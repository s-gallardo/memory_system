==> flow/design.v <==
module register_bank
	#(	parameter	DATA_WIDTH = 4)
	(	input		wire	clk,
		input		wire	wr_en,
		input		wire	[2:0] w_addr, r_addr,
		input		wire	[DATA_WIDTH-1:0] w_data,
		output	wire	[DATA_WIDTH-1:0] busA, busB, PC, DPTR, A, TEMP
	);
	reg [DATA_WIDTH-1:0] array_reg [7:0];
	initial begin
		array_reg[0] = 8'b00000001;
		array_reg[1] = 8'b00000010;
		array_reg[2] = 8'b00000100;
		array_reg[3] = 8'b11111111;
		array_reg[4] = 8'b00010000;
		array_reg[5] = 8'b00100000;
		array_reg[6] = 8'b01000000;
		array_reg[7] = 8'b00110000;
	end
	always @(posedge clk) begin
		if (wr_en) begin 
			array_reg[w_addr] <= w_data;
		end
	end
	assign	busB	=	array_reg[r_addr];
	assign	busA	=	array_reg[3'b111];
	assign	PC		=	array_reg[3'b000];
	assign	DPTR	=	array_reg[3'b010];
	assign	A		=	array_reg[3'b011];
	assign	TEMP	=	array_reg[3'b101];
endmodule
# [Step by step through the tools: register_bank]
# The steps from the RTL of register_bank to its reports follow in flow order.
# Lines are those of the file above, counted from 1.
# A cell with -- has no value.
[inputs] design="register_bank" clock_port="clk" cell_library="sky130hd" pvt_corner="tt_025C_1v80"

# [After elaboration]
# Source: Yosys, flattened and elaborated, memories not mapped. Widths are those after wreduce; folded enables and synchronous resets count as part of the registers. Registers that Yosys merges into a memory's read port (data or address) are not register bits. Print and check cells do not count. Equal cells are merged and count once.
# Memory sizes are those after Yosys's memory passes, which may raise the word count (mostly to a power of two), join words into wider ones and drop unused or constant bits.
[classes] muxes=3
[ops] op="4-bit 2-to-1 mux" n=1
[ops] op="3-bit 2-to-1 mux" n=1
[ops] op="1-bit 2-to-1 mux" n=1
[word_totals] reg_bits=0 ramBits=32 mem_count=1 out_inout_bits=24
[mem_list] name="array_reg" size=8 word_bits=4 line_no=9 text="reg [DATA_WIDTH-1:0] array_reg [7:0];"

# [Logic depth]
# Depth = most cells in a row (Yosys ltp): at word level without a register or memory, in the mapped netlist without a sequential cell, where the memories' decode and read muxes count.
[logic_depth] ltp_word=1 abc_area=0 ltp_mapped=3 ltp_nobuf=2

# [Synthesis result]
# The flow's flattened synthesis, as Yosys stat reports it; memories are mapped. The netlist is that of the ABC_AREA named above (0 if unset); the other value can give another one.
[types] cell="sky130_fd_sc_hd__edfxtp_1" n=32 area_total_um2=960.922
[types] cell="sky130_fd_sc_hd__mux4_1" n=8 area_total_um2=210.202
[types] cell="sky130_fd_sc_hd__mux2_2" n=4 area_total_um2=45.043
[types] cell="sky130_fd_sc_hd__nor2_1" n=6 area_total_um2=22.522
[types] cell="sky130_fd_sc_hd__nand2b_1" n=3 area_total_um2=18.768
[types] cell="sky130_fd_sc_hd__buf_6" n=1 area_total_um2=11.261
[types] cell="sky130_fd_sc_hd__nor3_1" n=2 area_total_um2=10.01
[types] cell="sky130_fd_sc_hd__nand2_1" n=2 area_total_um2=7.507
[types] cell="sky130_fd_sc_hd__clkbuf_1" n=1 area_total_um2=3.754
[mapped] cells=59 area_um2=1290.0 seqArea_um2=960.9 ffs=32

# [Timing after synthesis]
# OpenSTA on the mapped netlist: ideal clock, no wires. The path of least setup slack (recovery checks aside). Input and output delay are each 20% of the period. Register names are those of the netlist, which keeps one name where synthesis merged equal registers.
[synth_timing] kind="in2out" start="in r_addr[0]" end="out busB[0]" tclk_ns=2.01 output_delay_ns=0.402 launch_ns=0.402 arrival_time_ns=1.337 required_ns=1.608 slack_ns=0.271 path_delay_ns=0.935 stages=3 path_buffers=1 period_less_setup_slack_ns=1.739
# "path_delay_ns" = arrival - input delay + setup time.
# At an output port there is no setup time.
# "stages": output pins that drive a net of the path, with the launching flip-flop's if there is one; two outputs of one cell count as two.
# "period_less_setup_slack_ns" is the clock period less the worst setup slack; recovery checks do not enter. This is arithmetic on one report: input and output delays are still those of the set period (20% each).
# The rows between start and end are the longest chain of elaborated cells between them; the timing report does not say that the signal goes this way. Where chains are equally long, one stands for them.
# Each line given opens the expression or statement behind the cell; cells for indexed reads and writes are added by Yosys, which also makes memories of some case tables.
# A memory read counts as a cell of the chain, while the word-level depth stops at memories.
[synth_via] cell_sequence="sky130_fd_sc_hd__buf_6 -> sky130_fd_sc_hd__mux4_1 -> sky130_fd_sc_hd__mux2_2" elab_chain_cells=1
[synth_lines] element="start: declaration" line_no=5 text="input wire [2:0] w_addr, r_addr,"
[synth_lines] element="memory 8 x 4 bit" line_no=9 text="reg [DATA_WIDTH-1:0] array_reg [7:0];"
[synth_lines] element="end: declaration" line_no=7 text="output wire [DATA_WIDTH-1:0] busA, busB, PC, DPTR, A, TEMP"

# [Worst path after layout]
# Path of least setup slack in the final report of flow run A (OpenROAD, finished layout, wires in). Where an end is a register, its clock arrival counts in the times.
[layout_timing] kind="reg2out" start="mem array_reg[5][0]" end="out busB[0]" tclk_ns=1.88 output_delay_ns=0.38 launch_ns=0.32 arrival_time_ns=1.62 required_ns=1.50 slack_ns=-0.11 stages=4 path_buffers=1
# The rows between start and end are the longest chain of elaborated cells between them; the timing report does not say that the signal goes this way. Where chains are equally long, one stands for them.
# A memory read counts as a cell of the chain, while the word-level depth stops at memories.
[layout_via] cell_sequence="sky130_fd_sc_hd__edfxtp_1 -> sky130_fd_sc_hd__mux4_2 -> sky130_fd_sc_hd__mux2_4 -> sky130_fd_sc_hd__buf_6" elab_chain_cells=1
[layout_lines] element="start: declaration" line_no=9 text="reg [DATA_WIDTH-1:0] array_reg [7:0];"
[layout_lines] element="memory 8 x 4 bit" line_no=9
[layout_lines] element="end: declaration" line_no=7 text="output wire [DATA_WIDTH-1:0] busA, busB, PC, DPTR, A, TEMP"

--- measured runs ---
Stored flow runs of register_bank (2 of them; Yosys, OpenROAD, sky130hd). They differ in their settings and are not a sequence. Constraints: input delay and output delay 20% of the set period each, output load 0.01 pF.
"achieved clock period" is the run's clock period less its worst setup slack. It is reckoned from that one timing run; input and output delays stay at 20% of the period that was set.
"worst setup path time" means the part of the period allowed to the worst setup path (the constraints hold back 20% at inputs and 20% at outputs) less its slack; where the path has registers, the arrival times of their clocks count too.
"power": no workload was simulated; the value follows from the tool's default switching activity.
[flow run A] settings: period_ns=1.88, SETUP_SLACK_MARGIN=0.08, CAP_MARGIN=20, CORE_MARGIN=2, CORE_UTILIZATION=40, SLEW_MARGIN=20
[flow run A] result: chip area after synthesis (Yosys) 1290.0 µm², die area 3695.4 µm², standard-cell area of the final layout 1940.6 µm², utilization 63.6%, worst setup slack after layout -0.114 ns, total negative slack -0.369 ns, worst hold slack 0.792 ns, power 1313 uW, achieved clock period 1.994 ns, worst setup path time 1.62 ns, worst setup path kind reg2out
[flow run B] settings: period_ns=1.33, CORE_UTILIZATION=67, SETUP_SLACK_MARGIN=-0.04, PLACE_DENSITY_LB_ADDON=0.24, HOLD_SLACK_MARGIN=-0.04, CELL_PAD_IN_SITES_GLOBAL_PLACEMENT=0, CTS_CLUSTER_SIZE=98, CTS_CLUSTER_DIAMETER=122, CAP_MARGIN=40, CORE_MARGIN=2, SLEW_MARGIN=20
[flow run B] result: did not finish, placement stopped with DPL-0038
--- end ---
